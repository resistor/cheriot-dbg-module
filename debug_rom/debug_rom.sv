==> flow/design.v <==
module debug_rom (
  input  logic         clk_i,
  input  logic         req_i,
  input  logic [63:0]  addr_i,
  output logic [63:0]  rdata_o
);
  localparam int unsigned RomSize = 19;
  logic [RomSize-1:0][63:0] mem;
  assign mem = {
    64'h00000000_7b200073,
    64'h0390045b_03a0055b,
    64'h10852423_f1402473,
    64'ha85ff06f_0390045b,
    64'h03a0055b_10052223,
    64'h00100073_0390045b,
    64'h03a0055b_10052623,
    64'h00c51513_00c55513,
    64'h00000517_fd5ff06f,
    64'hfa041ce3_00247413,
    64'h40044403_00a40433,
    64'hf1402473_02041c63,
    64'h00147413_40044403,
    64'h00a40433_10852023,
    64'hf1402473_00c51513,
    64'h00c55513_00000517,
    64'h03a5005b_0394005b,
    64'h0ff0000f_04c0006f,
    64'h07c0006f_00c0006f
  };
  logic [$clog2(RomSize)-1:0] addr_q;
  always_ff @(posedge clk_i) begin
    if (req_i) begin
      addr_q <= addr_i[$clog2(RomSize)-1+3:3];
    end
  end
  always_comb begin : p_outmux
    rdata_o = '0;
    if (addr_q < $clog2(RomSize)'(RomSize)) begin
        rdata_o = mem[addr_q];
    end
  end
endmodule
### Reports on debug_rom

Tool output for the design above, in the order of the flow.
Line numbers count from 1 in the design file above.
Cell names lack the library's common part.
The mark -- stands for no value.

| inputs | value |
|---|---|
| design top | debug_rom |
| clock | clk_i |
| standard-cell library | sky130hd |
| timing corner | tt_025C_1v80 |

### After elaboration

Counts by Yosys on the flattened word-level netlist (proc, flatten, opt, wreduce; memories kept). Register bits leave out memories and registers merged into their read ports (data or address); mux counts leave out enables and synchronous resets folded into registers. Print and check cells are left out. Cells with the same type and inputs are merged into one.

| cells by class | value |
|---|---|
| multiplexer cells | 1 |
| $lt $le $gt $ge | 1 |
| shifts and indexed selects | 1 |

Operators with widths:

| operator | number |
|---|---|
| 1216-bit by 12-bit indexed select with 64-bit output with constant A | 1 |
| 64-bit two-way mux | 1 |
| 5-bit < comparator with constant B | 1 |

| word-level totals | value |
|---|---|
| input bits | 66 |
| bits in registers | 5 |
| output and inout bits | 64 |

### Depth

Longest topological path by Yosys (ltp), each cell counted once; first at word level (registers and memories cut), then after technology mapping (sequential cells cut; the memories' decode and read muxes count).

| depth | value |
|---|---|
| word-level depth | 2 |
| ABC_AREA | 1 |
| gate-level depth with buffers | 8 |
| depth with buffers taken out | 8 |

### Netlist

The flow's flattened synthesis, as Yosys stat reports it; memories are mapped. The netlist is that of the ABC_AREA named above (0 if unset); the other value can give another one.

| synthesis totals | value |
|---|---|
| buffers | 21 |
| area of sequential cells | 150.1 um^2 |
| mapped area | 1,338.8 um^2 |
| cell count | 246 |
| flip-flop cells | 5 |

Cells by type:

| type | number | total area (um^2) |
|---|---|---|
| nand2_1 | 74 | 277.766 |
| edfxtp_1 | 5 | 150.144 |
| nor2_1 | 38 | 142.637 |
| ha_1 | 8 | 100.096 |
| nand3_1 | 17 | 85.082 |
| buf_4 | 11 | 82.579 |
| a21oi_1 | 15 | 75.072 |
| inv_1 | 20 | 75.072 |
| o21ai_0 | 12 | 60.058 |
| o21ai_1 | 11 | 55.053 |
| buf_6 | 4 | 45.043 |
| nand2_2 | 6 | 37.536 |
| buf_2 | 5 | 25.024 |
| nor2_2 | 4 | 25.024 |
| inv_2 | 3 | 11.261 |
| inv_8 | 1 | 11.261 |
| nor2_4 | 1 | 11.261 |
| nor3_1 | 2 | 10.01 |

Other cell types: 9; their cells: 9.

### Timing after synthesis

OpenSTA on the mapped netlist: ideal clock, no wires. The path of least setup slack (recovery checks aside). Input and output delay are each 20% of the period. Register names are those of the netlist, which keeps one name where synthesis merged equal registers.

| timing path post-synthesis | value |
|---|---|
| path kind | register -> output |
| start | register addr_q[0] |
| end | output port rdata_o[63] |
| path delay | 1.690 ns |
| required time | 2.464 ns |
| setup slack | 0.774 ns |
| arrival | 1.690 ns |
| clock period | 3.08 ns |
| output delay | 0.616 ns |
| path buffers | 1 |
| launch time at the first pin | 0.000 ns |
| stages | 7 |
| period reached after synthesis | 2.306 ns |

"path delay" = arrival - input delay + setup time.
A path that ends at an output port has no setup time.
"stages": output pins that drive a net of the path, with the launching flip-flop's if there is one; two outputs of one cell count as two.
"period reached after synthesis" = period - worst setup slack (recovery checks aside). The figure is calculated, with input and output delays left at 20% of the set period.
Between the ends stands the longest chain of elaborated cells between them, by number of cells; it is not shown to be the way that was timed. Of several equally long chains one is given.
Each line given opens the expression or statement behind the cell; cells for indexed reads and writes are added by Yosys, which also makes memories of some case tables.

| on the way, post-synthesis | value |
|---|---|
| cells stage by stage | edfxtp_1 > inv_1 > ha_1 > o21ai_2 > nand2_1 > a31oi_1 > buf_4 |
| length of the longest elaborated chain | 2 |

Ends and longest elaborated chain, post-synthesis:

| item | line | RTL |
|---|---|---|
| start, declared | 30 | `logic [$clog2(RomSize)-1:0] addr_q;` |
| start, assigned | 33 | `addr_q <= addr_i[$clog2(RomSize)-1+3:3];` |
| 5-bit < comparator | 38 | `if (addr_q < $clog2(RomSize)'(RomSize)) begin` |
| 64-bit two-way mux | 38 |  |
| end, declared | 5 | `output logic [63:0]  rdata_o` |

Nets of the timed path that keep an RTL name, with a line that drives or declares them; the list need not be complete.

Named nets, post-synthesis:

| signal | line |
|---|---|
| rdata_o[61] | 38 |

### Path in the finished layout

Path of least setup slack in the final report of flow run 2 (OpenROAD, finished layout, wires in). Where an end is a register, its clock arrival counts in the times.

| timing path after layout | value |
|---|---|
| path kind | register -> output |
| start | register addr_q[2] |
| end | output port rdata_o[36] |
| arrival | 2.30 ns |
| path buffers | 2 |
| stages | 8 |
| setup slack | 0.89 ns |
| clock period | 3.99 ns |
| output delay | 0.80 ns |
| required time | 3.19 ns |
| launch time at the first pin | 0.24 ns |

Between the ends stands the longest chain of elaborated cells between them, by number of cells; it is not shown to be the way that was timed. Of several equally long chains one is given.

| on the way, after layout | value |
|---|---|
| cells stage by stage | edfxtp_1 > buf_4 > nor2_4 > nand2_2 > nor2_2 > nand2_1 > o21ai_0 > clkdlybuf4s50_1 |
| length of the longest elaborated chain | 2 |

Ends and longest elaborated chain, after layout:

| item | line | RTL |
|---|---|---|
| start, declared | 30 | `logic [$clog2(RomSize)-1:0] addr_q;` |
| start, assigned | 33 | `addr_q <= addr_i[$clog2(RomSize)-1+3:3];` |
| 5-bit < comparator | 38 | `if (addr_q < $clog2(RomSize)'(RomSize)) begin` |
| 64-bit two-way mux | 38 |  |
| end, declared | 5 | `output logic [63:0]  rdata_o` |

==> results <==
Design debug_rom on sky130hd. What follows are 2 stored runs of the flow, each under its own settings; their order means nothing. The constraints put input and output delay at 20% of the set period each and load the outputs with 0.01 pF.
"clock period achieved" = clock period - worst setup slack. The figure is calculated, with input and output delays left at 20% of the set period.
"time used up by the worst setup path" = time allowed to the worst setup path (clock period - input delay - output delay, where it has them) - its slack; a late launch clock adds to it, a late capture clock takes from it.
By "total design power" is meant OpenSTA's value without simulated activity: inputs other than the clock are taken to toggle once in ten clock periods, and the tool carries that through the logic.
Among the settings, n/a means not set for that run.
Among the results, n/a means that no value is shown for the run.

| run | period_ns | CORE_UTILIZATION | PLACE_DENSITY_LB_ADDON | CORE_ASPECT_RATIO | CORE_MARGIN | CELL_PAD_IN_SITES_GLOBAL_PLACEMENT | TNS_END_PERCENT | GPL_TIMING_DRIVEN | CTS_CLUSTER_SIZE | CTS_CLUSTER_DIAMETER | SLEW_MARGIN | MIN_ROUTING_LAYER | CAP_MARGIN | SETUP_SLACK_MARGIN | ABC_AREA | GPL_ROUTABILITY_DRIVEN | MAX_ROUTING_LAYER | die area (um^2) | worst slack on setup checks (ns) | utilization after routing | total design power (W) | setup TNS (ns) | standard-cell area after routing (um^2) | time used up by the worst setup path (ns) | critical path type | smallest hold slack (ns) | chip area in the Yosys report (um^2) | clock period achieved (ns) |
|---|---|---|---|---|---|---|---|---|---|---|---|---|---|---|---|---|---|---|---|---|---|---|---|---|---|---|---|---|
| flow run 1 | 2.38 | 43 | 0.29 | 0.96 | 5 | 2 | 50 | 0 | 75 | 228 | 20 | met1 | 20 | n/a | n/a | n/a | n/a | n/a | n/a | n/a | n/a | n/a | n/a | n/a | n/a | n/a | n/a | n/a |
| flow run 2 | 3.99 | 42 | 0.07 | n/a | 2 | n/a | n/a | 1 | 29 | n/a | 0 | n/a | 0 | 0.77 | 1 | 0 | met4 | 3,655.4 | 0.892 | 0.664 | 0.0004778 | 0.000 | 2,028.2 | 2.30 | register -> output | 1.111 | 1,338.8 | 3.098 |

Flow run 1: unfinished; error FLW-0024 in placement
